==> flow/design.v <==
module buffer_BB_to_stage
 #(
   parameter N = 8,
   parameter LOG_N = 3,
   parameter WIDTH = 32,
   parameter MWIDTH = 1
   )
   (
    input wire                     clk,
    input wire                     rst_n,
    input wire                     start,
    input wire                     read_full,
    input wire [WIDTH+MWIDTH-1: 0] read_data,
    output reg                     read_delete,
    output wire [LOG_N-1:0]        out_addr0,
    output wire [LOG_N-1:0]        out_addr1,
    output reg                     out_nd,
    output reg [WIDTH-1:0]         out_data0,
    output reg [WIDTH-1:0]         out_data1,
    output reg                     out_mnd,
    output reg [MWIDTH-1:0]        out_m,
    output wire                    active,
    output reg                     error
    );
   reg [LOG_N-1:0]                 addr;
   assign out_addr0 = addr;
   assign out_addr1 = addr + 1;
   reg                             read_counter;
   wire [WIDTH-1:0]                read_data_s;
   wire [MWIDTH-1:0]               read_data_m;
   assign {read_data_s, read_data_m} = read_data;
   reg                             first_read;
   reg                             active_o;
   assign active = active_o | start;
   always @ (posedge clk)
     begin
        out_nd <= 1'b0;
        read_delete <= 1'b0;
        out_mnd <= 1'b0;
        if (~rst_n)
          begin
             active_o <= 1'b0;
             addr <= {LOG_N{1'b0}};
             read_counter <= 1'b0;
             error <= 1'b0;
          end
        else if (start)
          begin
             if (active_o)
               error <= 1'b1;
             else
               begin
                  active_o <= 1'b1;
                  addr <= {LOG_N{1'b0}};
                  read_counter <= 1'b0;
                  first_read <= 1'b1;
               end
          end
        else if (active_o & read_full)
          begin
             out_mnd <= 1'b1;
             out_m <= read_data_m;
             read_counter <= ~read_counter;
             read_delete <= 1'b1;
             if (~read_counter)
               begin
                  out_data0 <= read_data_s;
                  if (~first_read)
                    addr <= addr + 2;
                  first_read <= 1'b0;
               end
             else
               begin
                  out_data1 <= read_data_s;
                  out_nd <= 1'b1;
                  if (addr == N-2)
                    begin
                       active_o <= 1'b0;
                    end
               end
          end
     end
endmodule
* Step by step through the tools: buffer_BB_to_stage
What the tools print for buffer_BB_to_stage, step after step. Lines are those of the file above, counted from 1. Operators carry their Yosys type and port widths (W data, S select, Z words). Cell names lack the library's common part. A cell with - has no value.
Set-up: top buffer_BB_to_stage, clock clk, standard-cell library sky130hd, corner tt_025C_1v80

* Word-level counts
Yosys after proc, flatten, opt, wreduce and memory -nomap, before mapping. Memory bits, and registers merged into a memory's read port (data or address), are not among the register bits. Print and check cells are not counted. Equal cells are merged and count once.
Operators by class: equality and inequality tests 4, bitwise logic cells 6, multiplexer cells 18, reductions and logical operators 13, add/sub/neg operators 2
Operators by type and width (count):
- $reduce_and A4 Y1 | 4
- $mux W3 | 5
- $mux W1 | 13
- $ne A2 B2 Y1 const B | 3
- $reduce_bool A2 Y1 | 3
- $reduce_and A3 Y1 | 2
- $not A1 Y1 | 4
- $reduce_and A2 Y1 | 2
- $add A3 B1 Y3 const B | 1
- $add A3 B2 Y3 const B | 1
- $eq A3 B3 Y1 const B | 1
- $reduce_or A3 Y1 | 1
- $reduce_or A2 Y1 | 1
- $and A1 B1 Y1 | 1
- $or A1 B1 Y1 | 1
Storage and ports: output and inout port bits 76, bits of input ports 37, register bits after elaboration 74, word-level cells 53

* Logic depth
Longest topological path by Yosys (ltp), each cell counted once; first at word level (registers and memories cut), then after technology mapping (sequential cells cut; the memories' decode and read muxes count).
Depth: depth in word-level cells 5, ABC_AREA 0, mapped depth 4, gate-level depth less buffers 4

* After synthesis
The flow's flattened synthesis, as Yosys stat reports it; memories are mapped. The netlist is that of the ABC_AREA named above (0 if unset); the other value can give another one.
Cell types:
- edfxtp_1 | count 66, area in all 1.98E+03 um^2
- dfxtp_1 | count 7, area in all 140.134 um^2
- buf_4 | count 5, area in all 37.536 um^2
- a21oi_1 | count 6, area in all 30.029 um^2
- and4bb_4 | count 1, area in all 16.266 um^2
- a221oi_2 | count 1, area in all 15.014 um^2
- and2_2 | count 2, area in all 15.014 um^2
- ha_1 | count 1, area in all 12.512 um^2
- nand2b_1 | count 2, area in all 12.512 um^2
- a41o_2 | count 1, area in all 11.261 um^2
- inv_1 | count 3, area in all 11.261 um^2
- nand2_1 | count 3, area in all 11.261 um^2
- nand4bb_1 | count 1, area in all 11.261 um^2
- nor2_1 | count 3, area in all 11.261 um^2
- buf_2 | count 2, area in all 10.01 um^2
- nand3_1 | count 2, area in all 10.01 um^2
- nor3_2 | count 1, area in all 10.01 um^2
- o221ai_1 | count 1, area in all 8.758 um^2
Other cell types: 7; their cells: 8.
Mapped netlist: area of sequential cells 2122.0 um^2, mapped flip-flops 73, buffers 7, chip area (Yosys) 2403.6 um^2, standard cells after synthesis 116

* Path before layout
Path of least setup slack by OpenSTA after synthesis, without wires, with an ideal clock, recovery checks aside; 20% of the period is set as input and as output delay. Where synthesis merged equal registers, the netlist keeps one of their names.
Path post-synthesis: path kind input to register, start input start, end register out_data0[0], time at the first pin 1.262 ns, external input delay 1.262 ns, required time 5.809 ns, setup time 0.501 ns, delay of the path 3.818 ns, arrival time 4.579 ns, path slack 1.230 ns, stages 2, buffers on the path 1, clock period 6.31 ns, synthesis period reached 5.08 ns
"delay of the path" = arrival - input delay + setup time. "stages": output pins that drive a net of the path, with the launching flip-flop's if there is one; two outputs of one cell count as two. "synthesis period reached" = period - worst setup slack (recovery checks aside). The figure is calculated, with input and output delays left at 20% of the set period. Between the ends stands the longest chain of elaborated cells between them, by number of cells; it is not shown to be the way that was timed. Of several equally long chains one is given. A line is the first line of the expression or statement that the cell stems from. Yosys adds cells for indexed reads and writes and turns some case tables into memories.
On the way, post-synthesis: path through buf_2 > nor4_1, length of the longest elaborated chain 2, elaborated cells between the ends (all ways) 2, RTL lines with such cells 0, those cells by class logic: 1; reduce/logical: 1
Ends and longest elaborated chain, post-synthesis:
- from (decl) | line 11 | input wire                     start,
- $not A1 Y1
- $reduce_and A4 Y1
- to (assign) | line 67 | out_data0 <= read_data_s;
- to (decl) | line 18 | output reg [WIDTH-1:0]         out_data0,

* Path in the finished layout
Path of least setup slack in the final report of stored run 1 (OpenROAD, finished layout, wires in). Where an end is a register, its clock arrival counts in the times.
Path post-layout: path kind input to output, start input start, end output active, path slack 3.39 ns, arrival time 3.12 ns, buffers on the path 2, stages 3, external input delay 1.63 ns, output delay 1.63 ns, time at the first pin 1.63 ns, clock period 8.14 ns, required time 6.51 ns
Between the ends stands the longest chain of elaborated cells between them, by number of cells; it is not shown to be the way that was timed. Of several equally long chains one is given.
On the way, post-layout: path through clkdlybuf4s50_1 > or2_2 > clkdlybuf4s50_1, length of the longest elaborated chain 1, elaborated cells between the ends (all ways) 1, RTL lines with such cells 1, those cells by class logic: 1
Ends and longest elaborated chain, post-layout:
- from (decl) | line 11 | input wire                     start,
- $or A1 B1 Y1 | line 34 | assign active = active_o | start;
- to (decl) | line 22 | output wire                    active,

Below are 2 stored runs of the flow (Yosys, OpenROAD; platform sky130hd) on buffer_BB_to_stage, each with its settings and what was measured, unordered. Constraints: input delay and output delay 20% of the set period each, output load 0.01 pF.
"total design power" is the tool's figure for a default switching activity; nothing was simulated.

* Stored run 1 | settings: period_ns 8.14; CAP_MARGIN 20; CORE_MARGIN 2; CORE_UTILIZATION 40; SLEW_MARGIN 20 | results: chip area after synthesis (Yosys) 2,403.6 um^2; total die area 6,644.7 um^2; standard-cell area of the final layout 3,759.9 um^2; setup slack of the worst path 3.387 ns; lowest hold slack 0.475 ns; total design power 0.7215 mW
* Stored run 2 | settings: period_ns 9.08; CORE_UTILIZATION 51; SETUP_SLACK_MARGIN 2.11; CORE_ASPECT_RATIO 0.67; CELL_PAD_IN_SITES_DETAIL_PLACEMENT 1; GPL_TIMING_DRIVEN 0; GPL_ROUTABILITY_DRIVEN 0; CTS_CLUSTER_SIZE 95; CTS_CLUSTER_DIAMETER 263; CAP_MARGIN 20; CORE_MARGIN 2; SLEW_MARGIN 20 | stopped before the end: placement reported DPL-0033
