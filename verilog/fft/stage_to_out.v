==> flow/design.v <==
module stage_to_out
 #(
   parameter N = 8,
   parameter LOG_N = 3,
   parameter WIDTH = 32,
   parameter MWIDTH = 1
   )
   (
    input wire              clk,
    input wire              rst_n,
    input wire              start,
    output reg [LOG_N-1:0]  addr,
    input wire [WIDTH-1:0]  in_data,
    output reg              out_mread,
    input wire              in_mfull,
    input wire [MWIDTH-1:0] in_m,
    output reg              out_nd,
    output reg [WIDTH-1:0]  out_data,
    output reg [MWIDTH-1:0] out_m,
    output wire             active,
    output reg              error
    );
   reg                      active_o;
   assign active = active_o | start;
   always @ (posedge clk)
     begin
        out_nd <= 1'b0;
        out_mread <= 1'b0;
        if (~rst_n)
          begin
             active_o <= 1'b0;
             addr <= {LOG_N{1'b0}};
             error <= 1'b0;
          end
        else if (start)
          begin
             if (active_o)
               error <= 1'b1;
             else
               begin
                  active_o <= 1'b1;
                  addr <= {LOG_N{1'b0}};
               end
          end
        else if (active_o)
          begin
             out_mread <= 1'b1;
             out_nd <= 1'b1;
             out_data <= in_data;
             out_m <= in_m;
             if (~in_mfull)
               error <=1'b1;
             if (addr == N-1)
               begin
                  active_o <= 1'b0;
               end
             else
               addr <= addr + 1;
          end
     end
endmodule
Tool chain data of stage_to_out
Tool output for the design above, in the order of the flow.
Line numbers count from 1 in the design file above.
Operators carry their Yosys type and port widths (W data, S select, Z words).
Cell names lack the library's common part.
Not given: --
- top module: stage_to_out
- clock: clk
- library: sky130hd
- timing corner: tt_025C_1v80

Elaborated design
Source: Yosys, flattened and elaborated, memories not mapped. Widths are those after wreduce. Registers that Yosys merges into a memory's read port (data or address) are not register bits. Print and check cells do not count. Equal cells are merged and count once.
- noted input port bits: 37
- noted elaborated cells: 31
- noted memory cells: 0
- noted output and inout port bits: 40
- memory bits (writable): 0
- clocked read ports x word width at 0
- register bits at 39
- bits in read-only memories: 0
- noted latch bits: 0
- divide/modulo/power cells at 0
- noted reduce/logical cells: 5
- eq/ne operators at 4
- magnitude comparators at 0
- muxes and demuxes at 12
- noted add/subtract/negate cells: 1
- $mul at 0
- noted bitwise operators: 3
- noted shift operators: 0
- operators by type and width (operator ; number):
    $mux W3 ; 4
    $mux W1 ; 8
    $ne A2 B2 Y1 const B ; 3
    $reduce_and A3 Y1 ; 2
    $add A3 B1 Y3 const B ; 1
    $eq A3 B3 Y1 const B ; 1
    $not A1 Y1 ; 2
    $reduce_and A2 Y1 ; 1
    $reduce_bool A2 Y1 ; 1
    $reduce_or A2 Y1 ; 1
    $or A1 B1 Y1 ; 1

Longest topological paths
Depth = most cells in a row (Yosys ltp): at word level without a register or memory, in the mapped netlist without a sequential cell, where the memories' decode and read muxes count.
- depth in word-level cells: 4
- ABC_AREA at 0
- gate-level depth with buffers at 5
- depth with buffers taken out: 5

Netlist
Yosys stat after the flow's synthesis: flattened, memories mapped to cells. It holds for the ABC_AREA given above (unset counts as 0); a run with the other value may have another netlist.
- cells by type (cell ; number ; area in all (µm²)):
    edfxtp_1 ; 33 ; 990.95
    dfxtp_1 ; 6 ; 120.115
    ha_1 ; 2 ; 25.024
    o211ai_1 ; 2 ; 15.014
    o21a_1 ; 2 ; 15.014
    a31oi_1 ; 2 ; 12.512
    and4bb_2 ; 1 ; 12.512
    buf_6 ; 1 ; 11.261
    nand2_1 ; 3 ; 11.261
    nor2_1 ; 3 ; 11.261
    a21oi_1 ; 2 ; 10.01
    nor4bb_1 ; 1 ; 10.01
    o32ai_1 ; 1 ; 8.758
    a21boi_0 ; 1 ; 7.507
    a21boi_1 ; 1 ; 7.507
    buf_4 ; 1 ; 7.507
    inv_1 ; 2 ; 7.507
    nor3_1 ; 1 ; 5.005
- area of sequential cells at 0.0011111 mm²
- noted buffers: 2
- standard cells after synthesis at 65
- flip-flops: 39
- synthesis area at 0.0012887 mm²

Path before layout
OpenSTA on the mapped netlist: ideal clock, no wires. The path of least setup slack (recovery checks aside). Input and output delay are each 20% of the period. Register names are those of the netlist, which keeps one name where synthesis merged equal registers.
- kind: input port to flip-flop
- start point: in start
- end point: reg out_data[0]
- noted clock period: 2.76 ns
- noted library setup time: 0.423 ns
- noted input delay: 0.552 ns
- required time: 2.337 ns
- launch time at the first pin: 0.552 ns
- noted buffers on the path: 1
- stages at 2
- arrival time: 2.083 ns
- noted path delay: 1.954 ns
- slack at 0.254 ns
- noted synthesis period reached: 2.506 ns
"path delay" = arrival - input delay + setup time.
"stages": output pins that drive a net of the path, with the launching flip-flop's if there is one; two outputs of one cell count as two.
"synthesis period reached" = period - worst setup slack (recovery checks aside). The figure is calculated, with input and output delays left at 20% of the set period.
The rows between start and end are the longest chain of elaborated cells between them; the timing report does not say that the signal goes this way. Where chains are equally long, one stands for them.
A line is the first line of the expression or statement that the cell stems from. Yosys adds cells for indexed reads and writes and turns some case tables into memories.
- path through: buf_6 -> nor2_1
- cells in the longest elaborated chain at 2
- elaborated cells on any way between the ends: 2
- noted RTL lines with such cells: 0
- classes of those cells: logic: 1; reduce/logical: 1
- RTL lines, path after synthesis (what ; line ; text):
    from (decl) ; 11 ; input wire              start,
    $not A1 Y1 ; -- ;
    $reduce_and A3 Y1 ; -- ;
    to (assign) ; 49 ; out_data <= in_data;
    to (decl) ; 18 ; output reg [WIDTH-1:0]  out_data,

Timing after layout
From the final timing report of record 1: the path of least setup slack in the routed layout; clock arrival at registers is part of the times.
- kind: flip-flop to output port
- start point: reg addr[2]
- end point: out addr[2]
- stages at 2
- required time: 1.52 ns
- noted buffers on the path: 1
- slack at 0.24 ns
- launch time at the first pin: 0.32 ns
- external output delay at 0.38 ns
- noted clock period: 1.9 ns
- arrival time: 1.28 ns
At most two assigning lines are given for a register; there are more.
- path through: dfxtp_1 -> clkdlybuf4s50_1
- cells in the longest elaborated chain at 0
- elaborated cells on any way between the ends: 0
- noted RTL lines with such cells: 0
- RTL lines, path post-layout (what ; line ; text):
    from (decl) ; 12 ; output reg [LOG_N-1:0]  addr,
    from (assign) ; 32 ; addr <= {LOG_N{1'b0}};
    from (assign) ; 58 ; addr <= addr + 1;
    to (decl) ; 12 ;

Hand-over note for stage_to_out

Design stage_to_out on sky130hd. What follows are 2 stored runs of the flow, each under its own settings; their order means nothing. The constraints put input and output delay at 20% of the set period each and load the outputs with 0.01 pF.
"period achieved" means the clock period less the worst setup slack. The figure is calculated, with input and output delays left at 20% of the set period.
"time of the worst setup path" = time allowed to the worst setup path (clock period - input delay - output delay, where it has them) - its slack; a late launch clock adds to it, a late capture clock takes from it.
"total design power": no workload was simulated; the value follows from the tool's default switching activity.

Record 1
Settings were period_ns = 1.9; CORE_UTILIZATION = 51; SETUP_SLACK_MARGIN = 0.21; PLACE_DENSITY_LB_ADDON = 0.16; CORE_ASPECT_RATIO = 0.88; CORE_MARGIN = 2; CELL_PAD_IN_SITES_GLOBAL_PLACEMENT = 1; TNS_END_PERCENT = 55; MAX_ROUTING_LAYER = met5; CAP_MARGIN = 20; SLEW_MARGIN = 20
- die area: 0.0029458 mm²
- noted the cell area after synthesis: 0.0012887 mm²
- time of the worst setup path at 1.28 ns
- type of the worst setup path: flip-flop to output port
- noted the worst setup slack after layout: 0.240 ns
- summed negative setup slack: 0.000 ns
- noted the total design power: 1.607 mW
- area of the standard cells in the finished layout at 0.0021933 mm²
- final design utilization at 89.7%
- worst hold slack after layout at 0.537 ns
- noted the period achieved: 1.660 ns

Record 2
Settings were period_ns = 2.09; CORE_UTILIZATION = 23; SETUP_SLACK_MARGIN = -0.04; PLACE_DENSITY_LB_ADDON = 0.01; HOLD_SLACK_MARGIN = 0.3; TNS_END_PERCENT = 75; CTS_CLUSTER_DIAMETER = 104; CAP_MARGIN = 20; MAX_ROUTING_LAYER = met5; CORE_MARGIN = 2; SLEW_MARGIN = 20
- final design utilization at 41.5%
- summed negative setup slack: 0.000 ns
- area of the standard cells in the finished layout at 0.0022709 mm²
- noted the total design power: 1.613 mW
- noted the period achieved: 1.987 ns
- noted the worst setup slack after layout: 0.103 ns
- time of the worst setup path at 1.15 ns
- type of the worst setup path: input port to output port
- worst hold slack after layout at 0.481 ns
- die area: 0.0062181 mm²
- noted the cell area after synthesis: 0.0012887 mm²

End of note.
