==> flow/design.v <==
module qa_wrapper
  #(
    parameter WDTH = 32
    )
   (
    input wire             clk,
    input wire             reset,
    input wire [WDTH-1:0]  in_data,
    input wire             in_nd,
    output wire [WDTH-1:0] out_data,
    output wire            out_nd
    );
   wire [WDTH-1:0]         null_data;
   wire                    rst_n;
   assign rst_n = ~reset;
   split #(2, 1) split_0
     (.clk(clk),
      .rst_n(rst_n),
      .in_data(in_data),
      .in_nd(in_nd),
      .out_data({null_data, out_data}),
      .out_nd(out_nd)
      );
endmodule
module split
  #(
    parameter N_OUT_STREAMS = 2,
    parameter LOG_N_OUT_STREAMS = 1,
    parameter WIDTH = 32
    )
   (
    input                                clk,
    input                                rst_n,
    input wire [WIDTH-1:0]               in_data,
    input wire                           in_nd,
    output reg [WIDTH*N_OUT_STREAMS-1:0] out_data,
    output reg                           out_nd
    );
   reg [LOG_N_OUT_STREAMS-1:0]           pos;
   wire [WIDTH*N_OUT_STREAMS-1:0]        shifted_data;
   assign shifted_data = in_data << WIDTH*pos;
   always @ (posedge clk)
     begin
        if (!rst_n)
          begin
             pos <= {LOG_N_OUT_STREAMS{1'b0}};
          end
        else
          if (in_nd)
            begin
               if (pos == N_OUT_STREAMS-1)
                 begin
                    out_data <= out_data + shifted_data;
                    pos <= 1'b0;
                    out_nd <= 1'b1;
                 end
               else if (pos == 0)
                 begin
                    out_data <= shifted_data;
                    out_nd <= 1'b0;
                    pos <= pos + 1;
                 end
               else
                 begin
                    out_data <= out_data + shifted_data;
                    out_nd <= 1'b0;
                    pos <= pos + 1;
                 end
            end
          else
            out_nd <= 1'b0;
     end
endmodule
### From RTL to reports: qa_wrapper

What the tools print for qa_wrapper, step after step.
Line numbers count from 1 in the design file above.
Cell names lack the library's common part.
Not given: n/a

* design top: qa_wrapper
* clock input: clk
* library: sky130hd
* timing corner: tt_025C_1v80

### Elaborated design

Source: Yosys, flattened and elaborated, memories not mapped. Widths are those after wreduce. Registers that Yosys merges into a memory's read port (data or address) are not register bits. Print and check cells do not count. Equal cells are merged and count once.

* bits in registers: 66
* elaborated cells: 11
* output and inout bits: 33

* shift-type cells: 1
* add/sub/neg operators: 2
* muxes and demuxes: 3
* reduce/logical cells: 1
* bitwise operators: 1

Operators by type and width (count)
* 32-bit by 6-bit left shift with 64-bit output: 1
* 64-bit adder: 1
* 64-bit two-way mux: 1
* 2-bit AND reduction: 1
* 1-bit two-way mux: 2
* 1-bit adder with constant B: 1
* 1-bit inverter: 1

### Depth

Depth = most cells in a row (Yosys ltp): at word level without a register or memory, in the mapped netlist without a sequential cell, where the memories' decode and read muxes count.

* word-level depth: 3
* ABC_AREA: 0
* mapped depth: 12

### Synthesis result

Source: synth_stat.txt of the flow (Yosys; design flattened, memories mapped). It holds for the ABC_AREA given above (unset counts as 0); a run with the other value may have another netlist.

* buffer cells: 13
* flip-flop cells: 34
* chip area (Yosys): 0.0032506 mm^2
* cells in the netlist: 364

Cell types
* edfxtp_1: count 33, area in all 990.95 um^2
* ha_1: count 30, area in all 375.36 um^2
* a21o_1: count 35, area in all 262.752 um^2
* nor2b_1: count 33, area in all 206.448 um^2
* a21oi_1: count 38, area in all 190.182 um^2
* xnor2_1: count 17, area in all 148.893 um^2
* nand2_1: count 31, area in all 116.362 um^2
* o21ai_0: count 21, area in all 105.101 um^2
* xor2_1: count 8, area in all 70.067 um^2
* nor2_1: count 18, area in all 67.565 um^2
* nand4_1: count 7, area in all 43.792 um^2
* clkbuf_1: count 11, area in all 41.29 um^2
* o211ai_1: count 5, area in all 37.536 um^2
* nand3_1: count 7, area in all 35.034 um^2
* inv_1: count 9, area in all 33.782 um^2
* o21bai_1: count 4, area in all 30.029 um^2
* o2111ai_4: count 1, area in all 26.275 um^2
* a31oi_1: count 4, area in all 25.024 um^2

Other cell types: 37; their cells: 52.
By module: a second synthesis without flattening, with its own total; a netlist apart from the flattened one above.

* cell total of the unflattened synthesis: 780
* area (unflattened synthesis): 0.0067252 mm^2

Each row is one instance without its submodules.

Modules
* split: seq. area 0.0019719 mm^2, cells 779, area 0.0067214 mm^2, instances 1
* qa_wrapper: seq. area 0 mm^2, cells 1, area 0.0000038 mm^2, instances 1

### Path before layout

Path of least setup slack by OpenSTA after synthesis, without wires, with an ideal clock, recovery checks aside; 20% of the period is set as input and as output delay. Where synthesis merged equal registers, the netlist keeps one of their names.

* path kind: input -> register
* start: input port in_data[4]
* end: register split_0.out_data[25]
* arrival: 2.848 ns
* time at the first pin: 0.862 ns
* driving pins on the path: 9
* data required time: 4.038 ns
* clock period: 4.31 ns
* buffers on the path: 0
* path slack: 1.190 ns
* path delay: 2.258 ns
* synthesis period reached: 3.12 ns

"path delay" is the arrival time less input delay plus setup time.
"driving pins on the path" counts driving pins, that of a launching flip-flop among them; a cell with two outputs on the path counts twice.
"synthesis period reached" is the clock period less the worst setup slack; recovery checks do not enter. This is arithmetic on one report: input and output delays are still those of the set period (20% each).
Between the ends stands the longest chain of elaborated cells between them, by number of cells; it is not shown to be the way that was timed. Of several equally long chains one is given.
A line is the first line of the expression or statement that the cell stems from. Yosys adds cells for indexed reads and writes and turns some case tables into memories.
At most two assigning lines are given for a register; there are more.

* cell sequence: nor2b_1 > ha_1 > nand4_1 > o221ai_2 > nand3_2 > o2111ai_4 > a31oi_4 > o2111a_1 > or4_1
* length of the longest elaborated chain: 3

RTL lines, path post-synthesis
* start: declaration: line 8 `input wire [WDTH-1:0]  in_data,`
* 32-bit by 6-bit left shift with 64-bit output: line 41 `assign shifted_data = in_data << WIDTH*pos;`
* 64-bit adder: line 53 `out_data <= out_data + shifted_data;`
* 64-bit two-way mux: line 51 `if (pos == N_OUT_STREAMS-1)`
* end: assignment: line 53
* end: assignment: line 59 `out_data <= shifted_data;`
* end: declaration: line 36 `output reg [WIDTH*N_OUT_STREAMS-1:0] out_data,`

### Worst path after layout

Path of least setup slack in the final report of record 2 (OpenROAD, finished layout, wires in). Where an end is a register, its clock arrival counts in the times.

* path kind: register -> register
* start: register split_0.pos
* end: register split_0.out_data[18]
* data required time: 1.94 ns
* time at the first pin: 0.28 ns
* arrival: 2.81 ns
* driving pins on the path: 13
* path slack: -0.87 ns
* clock period: 1.9 ns
* buffers on the path: 2

Between the ends stands the longest chain of elaborated cells between them, by number of cells; it is not shown to be the way that was timed. Of several equally long chains one is given.
At most two assigning lines are given for a register; there are more.

* cell sequence: dfxtp_4 > buf_6 > nand3b_4 > inv_2 > fa_2 > a21o_1 > a221o_1 > a22oi_2 > buf_4 > nand2b_4 > a21oi_2 > xnor2_1 > a21o_1
* length of the longest elaborated chain: 3

RTL lines, path post-layout
* start: declaration: line 39 `reg [LOG_N_OUT_STREAMS-1:0]           pos;`
* start: assignment: line 61 `pos <= pos + 1;`
* start: assignment: line 67 `pos <= pos + 1;`
* 32-bit by 6-bit left shift with 64-bit output: line 41 `assign shifted_data = in_data << WIDTH*pos;`
* 64-bit adder: line 53 `out_data <= out_data + shifted_data;`
* 64-bit two-way mux: line 51 `if (pos == N_OUT_STREAMS-1)`
* end: assignment: line 53
* end: assignment: line 59 `out_data <= shifted_data;`
* end: declaration: line 36 `output reg [WIDTH*N_OUT_STREAMS-1:0] out_data,`

Wiki page: qa_wrapper / flow data

qa_wrapper through Yosys and OpenROAD on sky130hd: 2 stored runs, unordered, with their settings and measured results. The constraints put input and output delay at 20% of the set period each and load the outputs with 0.01 pF.
"critical setup path time" = time allowed to the worst setup path (clock period - input delay - output delay, where it has them) - its slack; a late launch clock adds to it, a late capture clock takes from it.

### Record 1

==> flow/run.sh <==
#!/bin/bash
# the make line also repeats the synthesis and layout settings of config.mk as NAME=value (left out here)
make -C /OpenROAD-flow-scripts/flow DESIGN_CONFIG=/design/flow/config.mk WORK_HOME=/design/flow/orfs CLKGATE_MAP_FILE= finish
==> flow/config.mk <==
export PLATFORM = sky130hd
export DESIGN_NAME = qa_wrapper
export DESIGN_NICKNAME = qa_wrapper
export VERILOG_FILES = /design/flow/design.v
export SDC_FILE = /design/flow/constraint.sdc
export NUM_CORES = 4
export LEC_CHECK = 0
export ABC_AREA = 1
export CAP_MARGIN = 20
export CELL_PAD_IN_SITES_GLOBAL_PLACEMENT = 1
export CORE_ASPECT_RATIO = 1.98
export CORE_MARGIN = 2
export CORE_UTILIZATION = 56
export CTS_CLUSTER_SIZE = 25
export GPL_ROUTABILITY_DRIVEN = 0
export MIN_ROUTING_LAYER = met2
export PLACE_DENSITY_LB_ADDON = 0.25
export SETUP_SLACK_MARGIN = 0.13
export SLEW_MARGIN = 20
export TNS_END_PERCENT = 90
==> flow/constraint.sdc <==
create_clock -name core_clock -period 2.5 [get_ports {clk}]
set_input_delay 0.5000 -clock core_clock [delete_from_list [all_inputs] [get_ports {clk}]]
set_output_delay 0.5000 -clock core_clock [all_outputs]
set_load 0.01 [all_outputs]

Outcome of record 1: did not finish, placement stopped with FLW-0024

### Record 2

==> flow/run.sh <==
#!/bin/bash
# the make line also repeats the synthesis and layout settings of config.mk as NAME=value (left out here)
make -C /OpenROAD-flow-scripts/flow DESIGN_CONFIG=/design/flow/config.mk WORK_HOME=/design/flow/orfs CLKGATE_MAP_FILE= finish
==> flow/config.mk <==
export PLATFORM = sky130hd
export DESIGN_NAME = qa_wrapper
export DESIGN_NICKNAME = qa_wrapper
export VERILOG_FILES = /design/flow/design.v
export SDC_FILE = /design/flow/constraint.sdc
export NUM_CORES = 4
export LEC_CHECK = 0
export CAP_MARGIN = 20
export CELL_PAD_IN_SITES_DETAIL_PLACEMENT = 0
export CELL_PAD_IN_SITES_GLOBAL_PLACEMENT = 2
export CORE_ASPECT_RATIO = 1.95
export CORE_MARGIN = 7
export CORE_UTILIZATION = 43
export HOLD_SLACK_MARGIN = 0.12
export MIN_ROUTING_LAYER = met1
export PLACE_DENSITY = 0.51
export SETUP_SLACK_MARGIN = -0.05
export SLEW_MARGIN = 20
export TNS_END_PERCENT = 15
==> flow/constraint.sdc <==
create_clock -name core_clock -period 1.9 [get_ports {clk}]
set_input_delay 0.3800 -clock core_clock [delete_from_list [all_inputs] [get_ports {clk}]]
set_output_delay 0.3800 -clock core_clock [all_outputs]
set_load 0.01 [all_outputs]

Results of record 2:
- Final worst hold slack: 0.701 ns
- Area of the standard cells in the finished layout: 0.0057918 mm^2
- Worst setup slack after layout: -0.874 ns
- Synthesis area: 0.0032506 mm^2
- Die footprint: 0.0103274 mm^2
- Utilization: 78.5%
- Critical setup path time: 2.77 ns
- Critical path type: register -> register
- Setup TNS: -17.175 ns
